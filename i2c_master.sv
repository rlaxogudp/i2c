==> flow/design.v <==
`timescale 1ns / 1ps
module I2C_Master (
    input logic clk,
    input logic reset,
    input logic i2c_en,
    input logic i2c_start,
    input logic i2c_stop,
    input logic i2c_ack,
    input logic [7:0] tx_data,
    output logic tx_done,
    output logic tx_ready,
    output logic [7:0] rx_data,
    output logic rx_done,
    output logic scl,
    inout logic sda
);
    typedef enum {
        IDLE,
        START1,
        START2,
        DATA1,
        DATA2,
        DATA3,
        DATA4,
        ACK1_W,
        ACK2_W,
        ACK3_W,
        ACK4_W,
        HOLD,
        STOP1,
        STOP2,
        READ1,
        READ2,
        READ3,
        READ4,
        ACK1_R,
        ACK2_R,
        ACK3_R,
        ACK4_R
    } state_t;
    state_t state, state_next;
    logic sda_en, sda_out;
    logic [8:0] clk_cnt_reg, clk_cnt_next;
    logic [2:0] bit_cnt_reg, bit_cnt_next;
    logic [7:0] tx_data_reg, tx_data_next;
    logic [7:0] rx_data_reg, rx_data_next;
    logic ack_signal_reg, ack_signal_next;
    assign sda = sda_en ? sda_out : 1'bz;
    assign rx_data = rx_data_reg;
    always_ff @(posedge clk, posedge reset) begin
        if (reset) begin
            state          <= IDLE;
            clk_cnt_reg    <= 0;
            bit_cnt_reg    <= 0;
            tx_data_reg    <= 0;
            rx_data_reg    <= 0;
            ack_signal_reg <= 0;
        end else begin
            state          <= state_next;
            clk_cnt_reg    <= clk_cnt_next;
            bit_cnt_reg    <= bit_cnt_next;
            tx_data_reg    <= tx_data_next;
            rx_data_reg    <= rx_data_next;
            ack_signal_reg <= ack_signal_next;
        end
    end
    always_comb begin
        state_next      = state;
        clk_cnt_next    = clk_cnt_reg;
        bit_cnt_next    = bit_cnt_reg;
        tx_data_next    = tx_data_reg;
        rx_data_next    = rx_data_reg;
        sda_en          = 1'b1;
        sda_out         = 1'b1;
        scl             = 1'b1;
        tx_done         = 0;
        tx_ready        = 0;
        rx_done         = 0;
        ack_signal_next = ack_signal_reg;
        case (state)
            IDLE: begin
                sda_en   = 1'b1;
                sda_out  = 1'b1;
                scl      = 1'b1;
                tx_ready = 1'b1;
                if (i2c_en) begin
                    tx_data_next = tx_data;
                    state_next   = START1;
                end
            end
            START1: begin
                sda_en   = 1'b1;
                sda_out  = 0;
                scl      = 1'b1;
                tx_ready = 0;
                if (clk_cnt_reg == 499) begin
                    clk_cnt_next = 0;
                    state_next   = START2;
                end else begin
                    clk_cnt_next = clk_cnt_reg + 1;
                end
            end
            START2: begin
                sda_en  = 1'b1;
                sda_out = 0;
                scl     = 0;
                tx_done = 0;
                if (clk_cnt_reg == 499) begin
                    clk_cnt_next = 0;
                    state_next   = HOLD;
                end else begin
                    clk_cnt_next = clk_cnt_reg + 1;
                end
            end
            HOLD: begin
                sda_en   = 1'b1;
                sda_out  = 0;
                scl      = 0;
                tx_done  = 0;
                tx_ready = 1'b1;
                case ({
                    i2c_start, i2c_stop
                })
                    2'b00: begin
                        tx_data_next = tx_data;
                        state_next   = DATA1;
                    end
                    2'b01: begin
                        state_next = STOP1;
                    end
                    2'b10: begin
                        state_next = START1;
                    end
                    2'b11: begin
                        state_next = READ1;
                    end
                    default: state_next = IDLE;
                endcase
            end
            DATA1: begin
                sda_en  = 1'b1;
                sda_out = tx_data_reg[7];
                scl     = 0;
                if (clk_cnt_reg == 249) begin
                    clk_cnt_next = 0;
                    state_next   = DATA2;
                end else begin
                    clk_cnt_next = clk_cnt_reg + 1;
                end
            end
            DATA2: begin
                sda_en  = 1'b1;
                sda_out = tx_data_reg[7];
                scl     = 1'b1;
                if (clk_cnt_reg == 249) begin
                    clk_cnt_next = 0;
                    state_next   = DATA3;
                end else begin
                    clk_cnt_next = clk_cnt_reg + 1;
                end
            end
            DATA3: begin
                sda_en  = 1'b1;
                sda_out = tx_data_reg[7];
                scl     = 1'b1;
                if (clk_cnt_reg == 249) begin
                    clk_cnt_next = 0;
                    state_next   = DATA4;
                end else begin
                    clk_cnt_next = clk_cnt_reg + 1;
                end
            end
            DATA4: begin
                sda_en  = 1'b1;
                sda_out = tx_data_reg[7];
                scl     = 0;
                if (clk_cnt_reg == 249) begin
                    clk_cnt_next = 0;
                    if (bit_cnt_reg == 7) begin
                        bit_cnt_next = 0;
                        state_next   = ACK1_W;
                    end else begin
                        bit_cnt_next = bit_cnt_reg + 1;
                        tx_data_next = {tx_data_reg[6:0], 1'b0};
                        state_next   = DATA1;
                    end
                end else begin
                    clk_cnt_next = clk_cnt_reg + 1;
                end
            end
            ACK1_W: begin
                sda_en = 0;
                scl    = 0;
                if (clk_cnt_reg == 249) begin
                    clk_cnt_next = 0;
                    state_next   = ACK2_W;
                end else begin
                    clk_cnt_next = clk_cnt_reg + 1;
                end
            end
            ACK2_W: begin
                sda_en = 0;
                scl    = 1;
                if (clk_cnt_reg == 249) begin
                    clk_cnt_next = 0;
                    state_next   = ACK3_W;
                end else begin
                    clk_cnt_next = clk_cnt_reg + 1;
                end
            end
            ACK3_W: begin
                sda_en          = 0;
                scl             = 1;
                ack_signal_next = sda;
                if (clk_cnt_reg == 249) begin
                    clk_cnt_next = 0;
                    state_next   = ACK4_W;
                end else begin
                    clk_cnt_next = clk_cnt_reg + 1;
                end
            end
            ACK4_W: begin
                sda_en = 0;
                scl    = 0;
                if (clk_cnt_reg == 249) begin
                    clk_cnt_next = 0;
                    tx_done      = 1'b1;
                    if (ack_signal_reg == 1'b0) begin
                        state_next = HOLD;
                    end else begin
                        state_next = STOP1;
                    end
                end else begin
                    clk_cnt_next = clk_cnt_reg + 1;
                end
            end
            STOP1: begin
                sda_en  = 1'b1;
                sda_out = 0;
                scl     = 1'b1;
                if (clk_cnt_reg == 499) begin
                    clk_cnt_next = 0;
                    state_next   = STOP2;
                end else begin
                    clk_cnt_next = clk_cnt_reg + 1;
                end
            end
            STOP2: begin
                sda_en  = 1'b1;
                sda_out = 1'b1;
                scl     = 1'b1;
                if (clk_cnt_reg == 499) begin
                    clk_cnt_next = 0;
                    state_next   = IDLE;
                end else begin
                    clk_cnt_next = clk_cnt_reg + 1;
                end
            end
            READ1: begin
                sda_en = 0;
                scl    = 0;
                if (clk_cnt_reg == 249) begin
                    clk_cnt_next = 0;
                    state_next   = READ2;
                end else begin
                    clk_cnt_next = clk_cnt_reg + 1;
                end
            end
            READ2: begin
                sda_en = 0;
                scl    = 1;
                if (clk_cnt_reg == 249) begin
                    clk_cnt_next = 0;
                    state_next   = READ3;
                end else begin
                    clk_cnt_next = clk_cnt_reg + 1;
                end
            end
            READ3: begin
                sda_en       = 0;
                scl          = 1;
                rx_data_next = {rx_data_reg[6:0], sda};
                if (clk_cnt_reg == 249) begin
                    clk_cnt_next = 0;
                    state_next   = READ4;
                end else begin
                    clk_cnt_next = clk_cnt_reg + 1;
                end
            end
            READ4: begin
                sda_en = 0;
                scl    = 0;
                if (clk_cnt_reg == 249) begin
                    clk_cnt_next = 0;
                    if (bit_cnt_reg == 7) begin
                        bit_cnt_next = 0;
                        rx_done      = 1;
                        state_next   = ACK1_R;
                    end else begin
                        bit_cnt_next = bit_cnt_reg + 1;
                        state_next   = READ1;
                    end
                end else begin
                    clk_cnt_next = clk_cnt_reg + 1;
                end
            end
            ACK1_R: begin
                sda_en  = 1;
                sda_out = i2c_ack ? 0 : 1;
                scl     = 0;
                if (clk_cnt_reg == 249) begin
                    clk_cnt_next = 0;
                    state_next   = ACK2_R;
                end else begin
                    clk_cnt_next = clk_cnt_reg + 1;
                end
            end
            ACK2_R: begin
                sda_en  = 1;
                sda_out = i2c_ack ? 0 : 1;
                scl     = 1;
                if (clk_cnt_reg == 249) begin
                    clk_cnt_next = 0;
                    state_next   = ACK3_R;
                end else begin
                    clk_cnt_next = clk_cnt_reg + 1;
                end
            end
            ACK3_R: begin
                sda_en  = 1;
                sda_out = i2c_ack ? 0 : 1;
                scl     = 1;
                if (clk_cnt_reg == 249) begin
                    clk_cnt_next = 0;
                    state_next   = ACK4_R;
                end else begin
                    clk_cnt_next = clk_cnt_reg + 1;
                end
            end
            ACK4_R: begin
                sda_en  = 1;
                sda_out = i2c_ack ? 0 : 1;
                scl     = 0;
                if (clk_cnt_reg == 249) begin
                    clk_cnt_next = 0;
                    state_next   = HOLD;
                end else begin
                    clk_cnt_next = clk_cnt_reg + 1;
                end
            end
        endcase
    end
endmodule
# Reports on I2C_Master

What the tools print for I2C_Master, step after step.
Line numbers count from 1 in the design file above.
Library cell names are shortened.
Not given: --

Design top: I2C_Master
Clock port: clk
Standard-cell library: sky130hd
Timing corner: tt_025C_1v80

# Word level

Yosys after proc, flatten, opt, wreduce and memory -nomap, before mapping. Memory bits, and registers merged into a memory's read port (data or address), are not among the register bits. Print and check cells are not counted.

Flip-flop bits (word level): 61

Mux-type cells: 47
Equality and inequality tests: 51
Add/subtract/negate cells: 2
Reduce/logical cells: 19

Operators by type and width:

| operator                                                                | number |
| 32-bit parallel mux with 22-bit select                                  | 1 |
| 32-bit two-way mux                                                      | 21 |
| 32-bit by 4-bit equality test with 1-bit output (second input constant) | 8 |
| 32-bit by 5-bit equality test with 1-bit output (second input constant) | 6 |
| 32-bit by 3-bit equality test with 1-bit output (second input constant) | 4 |
| 32-bit parallel mux with 4-bit select                                   | 1 |
| 32-bit by 2-bit equality test with 1-bit output (second input constant) | 2 |
| 2-bit != test (second input constant)                                   | 23 |
| 32-bit by 1-bit equality test with 1-bit output (second input constant) | 1 |
| 32-bit zero test                                                        | 1 |
| 8-bit two-way mux                                                       | 4 |
| 8-bit parallel mux with 3-bit select                                    | 1 |
| 22-bit AND reduction                                                    | 1 |
| 22-bit nonzero test                                                     | 1 |
| 20-bit nonzero test                                                     | 1 |
| 9-bit parallel mux with 2-bit select                                    | 1 |
| 9-bit two-way mux                                                       | 2 |
| 16-bit OR reduction                                                     | 1 |
| 4-bit OR reduction                                                      | 4 |
| 3-bit two-way mux                                                       | 5 |
| 10-bit OR reduction                                                     | 1 |
| 9-bit by 1-bit adder with 9-bit output (second input constant)          | 1 |
| 9-bit by 8-bit equality test with 1-bit output (second input constant)  | 1 |
| 9-bit equality test (second input constant)                             | 1 |
| 1-bit two-way mux                                                       | 9 |
| 8-bit OR reduction                                                      | 1 |
| 5-bit AND reduction                                                     | 1 |
| 5-bit two-way mux                                                       | 1 |

Other operator kinds: 12; their cells: 14.

# Depth

Depth = most cells in a row (Yosys ltp): at word level without a register or memory, in the mapped netlist without a sequential cell, where the memories' decode and read muxes count.

Word-level depth: 4
ABC_AREA: 0
Mapped depth: 8
Depth with buffers taken out: 7

# After synthesis

The flow's flattened synthesis, as Yosys stat reports it; memories are mapped. The netlist is that of the ABC_AREA named above (0 if unset); the other value can give another one.

Cell count: 240
Synthesis area: 2418.6 um2
Flip-flop cells: 51

Cell types:

| type     | number | total area (um2) |
| dfrtp_1  | 50     | 1251.2 |
| nand2_1  | 51     | 191.434 |
| mux2_2   | 12     | 135.13 |
| mux2i_1  | 9      | 90.086 |
| a21oi_1  | 14     | 70.067 |
| nor2_1   | 16     | 60.058 |
| a31oi_1  | 8      | 50.048 |
| ha_1     | 4      | 50.048 |
| or4_1    | 6      | 45.043 |
| inv_1    | 10     | 37.536 |
| clkbuf_1 | 8      | 30.029 |
| dfstp_2  | 1      | 26.275 |
| and3_1   | 4      | 25.024 |
| o21ai_0  | 5      | 25.024 |
| a21o_1   | 3      | 22.522 |
| nand3b_1 | 3      | 22.522 |
| or4_4    | 2      | 22.522 |
| nor4_4   | 1      | 21.27 |

Not listed: further types 23, cells in them 33.

# Timing after synthesis

Path of least setup slack by OpenSTA after synthesis, without wires, with an ideal clock, recovery checks aside; 20% of the period is set as input and as output delay. Where synthesis merged equal registers, the netlist keeps one of their names.

Path kind: reg2reg
Start point: reg (name not given)
End point: reg clk_cnt_reg[5]
Path delay: 2.156 ns
Launch time at the first pin: 0.000 ns
Stages on the path: 6
Setup slack: 0.114 ns
Buffers on the path: 0
Required time: 2.188 ns
Library setup time: 0.082 ns
Data arrival time: 2.074 ns
Clock period: 2.27 ns
Synthesis period reached: 2.156 ns

"path delay" = arrival - input delay + setup time.
"stages on the path" counts driving pins, that of a launching flip-flop among them; a cell with two outputs on the path counts twice.
"synthesis period reached" = period - worst setup slack (recovery checks aside). The figure is calculated, with input and output delays left at 20% of the set period.

Cells stage by stage: dfrtp_1 -> or4_4 -> nor4_4 -> mux2i_1 -> a41oi_1 -> a31oi_1

RTL lines, path after synthesis:

| element     | RTL line | text |
| to (assign) | 53       | `clk_cnt_reg    <= 0;` |
| to (assign) | 60       | `clk_cnt_reg    <= clk_cnt_next;` |
| to (decl)   | 43       | `logic [8:0] clk_cnt_reg, clk_cnt_next;` |

No chain of elaborated cells between the ends is given.

# Timing after layout

Path of least setup slack in the final report of entry A (OpenROAD, finished layout, wires in). Where an end is a register, its clock arrival counts in the times.

Path kind: reg2out
Start point: reg (name not given)
End point: out sda
Buffers on the path: 0
External output delay: 0.38 ns
Data arrival time: 1.87 ns
Stages on the path: 5
Launch time at the first pin: 0.32 ns
Clock period: 1.92 ns
Setup slack: -0.33 ns
Required time: 1.54 ns

Cells stage by stage: dfrtp_1 -> or4_1 -> nor3_4 -> a221oi_4 -> inv_2

RTL lines, path after layout:

| element   | RTL line | text |
| to (decl) | 15       | `inout logic sda` |

No chain of elaborated cells between the ends is given.

2 stored runs of I2C_Master in the flow (synthesis by Yosys, layout by OpenROAD, sky130hd cells), in arbitrary order. Constraints: input delay and output delay 20% of the set period each, output load 0.01 pF.
"achieved clock period" means the clock period less the worst setup slack. The figure is calculated, with input and output delays left at 20% of the set period.
"time of the worst setup path" means the part of the period allowed to the worst setup path (the constraints hold back 20% at inputs and 20% at outputs) less its slack; where the path has registers, the arrival times of their clocks count too.
By "total power after layout" is meant OpenSTA's value without simulated activity: inputs other than the clock are taken to toggle once in ten clock periods, and the tool carries that through the logic.
A setting shown as -- is not set for that run.

| setting or result                    | entry A | entry B |
| period_ns                            | 1.92    | 3.86    |
| CORE_UTILIZATION                     | 47      | 20      |
| PLACE_DENSITY_LB_ADDON               | 0.15    | --      |
| HOLD_SLACK_MARGIN                    | -0.09   | --      |
| CORE_MARGIN                          | 2       | 6       |
| CELL_PAD_IN_SITES_DETAIL_PLACEMENT   | 1       | --      |
| TNS_END_PERCENT                      | 25      | 65      |
| CAP_MARGIN                           | 35      | 20      |
| SLEW_MARGIN                          | 20      | 20      |
| SETUP_SLACK_MARGIN                   | --      | 0.03    |
| GPL_TIMING_DRIVEN                    | --      | 0       |
| GPL_ROUTABILITY_DRIVEN               | --      | 1       |
| netlist area reported by Yosys (um2) | 2418.6  | 2418.6  |
| die footprint (um2)                  | 5735.8  | 14875.5 |
| std-cell area (final layout) (um2)   | 3499.6  | 3056.7  |
| final utilization (%)                | 69.4    | 26.3    |
| setup slack of the worst path (ns)   | -0.332  | 0.721   |
| total negative slack (ns)            | -4.559  | 0.000   |
| total power after layout (mW)        | 2.004   | 1.143   |
| achieved clock period (ns)           | 2.252   | 3.139   |
| time of the worst setup path (ns)    | 1.87    | 2.37    |
| worst setup path type                | reg2out | reg2out |
